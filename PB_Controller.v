==> flow/design.v <==
`timescale 1ns/100ps
`default_nettype none
module PB_Controller (
	input logic Clock_25,
	input logic Resetn,
	input logic [3:0] PB_signal,
	output logic [3:0] PB_pushed
);
logic [15:0] clock_1kHz_div_count;
logic clock_1kHz, clock_1kHz_buf;
logic [9:0] debounce_shift_reg [3:0];
logic [3:0] push_button_status;
always_ff @ (posedge Clock_25 or negedge Resetn) begin
	if (Resetn == 1'b0) begin
		clock_1kHz_div_count <= 16'h0000000;
	end else begin
		if (clock_1kHz_div_count < 'd12499) begin
			clock_1kHz_div_count <= clock_1kHz_div_count + 16'd1;
		end else 
			clock_1kHz_div_count <= 16'h0000;		
	end
end
always_ff @ (posedge Clock_25 or negedge Resetn) begin
	if (Resetn == 1'b0) begin
		clock_1kHz <= 1'b1;
	end else begin
		if (clock_1kHz_div_count == 'd0) clock_1kHz <= ~clock_1kHz;
	end
end
always_ff @ (posedge Clock_25 or negedge Resetn) begin
	if (Resetn == 1'b0) begin
		clock_1kHz_buf <= 1'b1;	
	end else begin
		clock_1kHz_buf <= clock_1kHz;
	end
end
always_ff @ (posedge Clock_25 or negedge Resetn) begin
	if (Resetn == 1'b0) begin
		debounce_shift_reg[0] <= 8'd0;
		debounce_shift_reg[1] <= 8'd0;
		debounce_shift_reg[2] <= 8'd0;
		debounce_shift_reg[3] <= 8'd0;						
	end else begin
		if (clock_1kHz_buf == 1'b0 && clock_1kHz == 1'b1) begin
			debounce_shift_reg[0] <= {debounce_shift_reg[0][8:0], ~PB_signal[0]};
			debounce_shift_reg[1] <= {debounce_shift_reg[1][8:0], ~PB_signal[1]};
			debounce_shift_reg[2] <= {debounce_shift_reg[2][8:0], ~PB_signal[2]};
			debounce_shift_reg[3] <= {debounce_shift_reg[3][8:0], ~PB_signal[3]};									
		end
	end
end
always_ff @ (posedge Clock_25 or negedge Resetn) begin
	if (Resetn == 1'b0) begin
		push_button_status <= 4'h0;
	end else begin
		push_button_status[0] <= |debounce_shift_reg[0];
		push_button_status[1] <= |debounce_shift_reg[1];
		push_button_status[2] <= |debounce_shift_reg[2];
		push_button_status[3] <= |debounce_shift_reg[3];						
	end
end
assign PB_pushed = push_button_status;
endmodule
==> Step by step through the tools: PB_Controller <==
What the tools print for PB_Controller, step after step.
Line numbers count from 1 in the design file above.
Cell names lack the library's common part.
{ "setup": {"top_module": "PB_Controller", "clock_port": "Clock_25", "lib": "sky130hd", "corner": "tt_025C_1v80"} }

==> After elaboration <==
Source: Yosys, flattened and elaborated. Widths are those after wreduce; folded enables and synchronous resets count as part of the registers. Registers that Yosys merges into a memory's read port (data or address) are not register bits. Print and check cells do not count. Equal cells are merged and count once.
{ "bits": {"ff_bits": 62, "in_bits": 6, "wordCells": 23, "out_inout_bits": 4} }
{ "classes": {"cmp": 1, "mux": 1, "n_reduce_logical": 6, "n_addsub": 1, "bitwise": 6} }
{ "op_table": {"columns": ["op", "count"], "rows": [
  ["10-bit OR reduction", 4],
  ["16-bit by 1-bit adder with 16-bit output (second input constant)", 1],
  ["16-bit by 14-bit less-than comparator with 1-bit output (second input constant)", 1],
  ["16-bit logical NOT", 1],
  ["16-bit 2-to-1 mux", 1],
  ["1-bit NOT", 6],
  ["1-bit logical AND", 1]
]} }

==> Logic depth <==
Depth = most cells in a row (Yosys ltp): at word level without a register or memory, in the mapped netlist without a sequential cell, where the memories' decode and read muxes count.
{ "depth": {"depth_word": 2, "abc_area": 0, "ltp_mapped": 6} }

==> Netlist <==
Yosys stat after the flow's synthesis: flattened, memories mapped to cells. It holds for the ABC_AREA given above (unset counts as 0); a run with the other value may have another netlist.
{ "by_type": {"columns": ["cell", "count", "area_total_um2"], "rows": [
  ["dfrtp_1", 60, 1501.44],
  ["mux2_2", 36, 405.389],
  ["nor2_1", 22, 82.579],
  ["xnor2_1", 9, 78.826],
  ["nor4_1", 11, 68.816],
  ["dfstp_2", 2, 52.55],
  ["nor4_4", 2, 42.541],
  ["nand3_1", 8, 40.038],
  ["nand2_1", 10, 37.536],
  ["nor3_1", 6, 30.029],
  ["xor2_1", 3, 26.275],
  ["buf_2", 5, 25.024],
  ["ha_1", 2, 25.024],
  ["o21ai_0", 4, 20.019],
  ["nand3_4", 1, 17.517],
  ["a2bb2oi_2", 1, 15.014],
  ["inv_1", 4, 15.014],
  ["buf_6", 1, 11.261]
]} }
Other cell types: 7; their cells: 7.
{ "synth_totals": {"flip_flops": 62, "mapped_cells": 194, "mapped_area_um2": 2541.2} }

==> Timing after synthesis <==
OpenSTA on the mapped netlist: ideal clock, no wires. The path of least setup slack (recovery checks aside). Input and output delay are each 20% of the period. Register names are those of the netlist, which keeps one name where synthesis merged equal registers.
{ "synth_path": {"path_kind": "flip-flop to flip-flop", "from": "reg clock_1kHz_div_count[0]", "to": "reg clock_1kHz_div_count[11]", "arrival_time_ns": 1.298, "t_first_pin_ns": 0.000, "stages": 7, "required_time_ns": 1.321, "clock_period_ns": 1.44, "delay_ns": 1.417, "setup_ns": 0.119, "path_slack_ns": 0.023, "path_buffers": 1, "period_less_setup_slack_ns": 1.417} }
"delay_ns" is the arrival time less input delay plus setup time.
"stages" counts driving pins, that of a launching flip-flop among them; a cell with two outputs on the path counts twice.
"period_less_setup_slack_ns" = period - worst setup slack (recovery checks aside). The figure is calculated, with input and output delays left at 20% of the set period.
Between the ends stands the longest chain of elaborated cells between them, by number of cells; it is not shown to be the way that was timed. Of several equally long chains one is given.
A line is the first line of the expression or statement that the cell stems from. Yosys adds cells for indexed reads and writes and turns some case tables into memories.
At most two assigning lines are given for a register; there are more.
{ "synth_between": {"path_cell_list": "dfrtp_1 -> ha_1 -> nor4_1 -> nor3_1 -> a2bb2oi_2 -> buf_6 -> nor2_1", "elab_chain_cells": 2} }
{ "synth_lines": {"columns": ["item", "line", "source"], "rows": [
  ["from (decl)", 9, "logic [15:0] clock_1kHz_div_count;"],
  ["from (assign)", 15, "clock_1kHz_div_count <= 16'h0000000;"],
  ["from (assign)", 18, "clock_1kHz_div_count <= clock_1kHz_div_count + 16'd1;"],
  ["16-bit by 1-bit adder with 16-bit output", 18, null],
  ["16-bit 2-to-1 mux", 17, "if (clock_1kHz_div_count < 'd12499) begin"],
  ["to (assign)", 15, null],
  ["to (assign)", 18, null],
  ["to (decl)", 9, null]
]} }

==> Worst path after layout <==
From the final timing report of run A: the path of least setup slack in the routed layout; clock arrival at registers is part of the times.
{ "layout_path": {"path_kind": "flip-flop to output port", "from": "reg push_button_status[3]", "to": "out PB_pushed[3]", "out_delay_ns": 0.40, "arrival_time_ns": 0.97, "clock_period_ns": 1.98, "required_time_ns": 1.58, "stages": 2, "path_slack_ns": 0.61, "t_first_pin_ns": 0.33, "path_buffers": 1} }
{ "layout_between": {"path_cell_list": "dfrtp_1 -> dlygate4sd2_1", "elab_chain_cells": 0} }
{ "layout_lines": {"columns": ["item", "line", "source"], "rows": [
  ["from (decl)", 12, "logic [3:0] push_button_status;"],
  ["from (assign)", 54, "push_button_status <= 4'h0;"],
  ["from (assign)", 59, "push_button_status[3] <= |debounce_shift_reg[3];"],
  ["to (decl)", 7, "output logic [3:0] PB_pushed"]
]} }

Subject: flow runs of PB_Controller

Hi,

Record of 2 stored runs of the RTL-to-layout flow on PB_Controller, platform sky130hd. The runs are unordered. Constraints: input delay and output delay 20% of the set period each, output load 0.01 pF.
"achieved clock period (ns)": clock period set for the run, less the worst setup slack. It is reckoned from that one timing run; input and output delays stay at 20% of the period that was set.
"worst setup path time (ns)" = time allowed to the worst setup path (clock period - input delay - output delay, where it has them) - its slack; a late launch clock adds to it, a late capture clock takes from it.
"finish__power__total" rests on the timing tool's default activity at the inputs, not on a simulated workload.

settings of run A
{
  "period_ns": 1.98,
  "CORE_UTILIZATION": 60,
  "SETUP_SLACK_MARGIN": 0.55,
  "CORE_ASPECT_RATIO": 0.52,
  "CORE_MARGIN": 2,
  "TNS_END_PERCENT": 80,
  "CTS_CLUSTER_DIAMETER": 305,
  "CAP_MARGIN": 25,
  "SLEW_MARGIN": 30,
  "MIN_ROUTING_LAYER": "met1",
  "MAX_ROUTING_LAYER": "met4"
}
report of run A
yosys chip area after synthesis (um^2): 2541.2
finish__design__die__area: 4800.1
finish__design__instance__area__stdcell: 3022.9
finish__design__instance__utilization: 0.7744
finish__timing__setup__ws: 0.614
finish__timing__setup__tns: 0.000
finish__timing__hold__ws: 0.391
finish__power__total: 4.314e-03
achieved clock period (ns): 1.366
worst setup path time (ns): 0.97
worst setup path kind: flip-flop to output port

settings of run B
{
  "period_ns": 2.59,
  "CORE_UTILIZATION": 61,
  "SETUP_SLACK_MARGIN": 0.74,
  "PLACE_DENSITY_LB_ADDON": 0.19,
  "CORE_ASPECT_RATIO": 1.6,
  "CORE_MARGIN": 6,
  "CELL_PAD_IN_SITES_GLOBAL_PLACEMENT": 0,
  "GPL_TIMING_DRIVEN": 0,
  "CTS_CLUSTER_DIAMETER": 111,
  "MIN_ROUTING_LAYER": "met2",
  "MAX_ROUTING_LAYER": "met4",
  "CAP_MARGIN": 20,
  "SLEW_MARGIN": 20
}
report of run B
yosys chip area after synthesis (um^2): 2541.2
finish__design__die__area: 5901.7
finish__design__instance__area__stdcell: 2866.5
finish__design__instance__utilization: 0.7248
finish__timing__setup__ws: 0.873
finish__timing__setup__tns: 0.000
finish__timing__hold__ws: 0.253
finish__power__total: 3.150e-03
achieved clock period (ns): 1.717
worst setup path time (ns): 1.20
worst setup path kind: flip-flop to output port

Regards
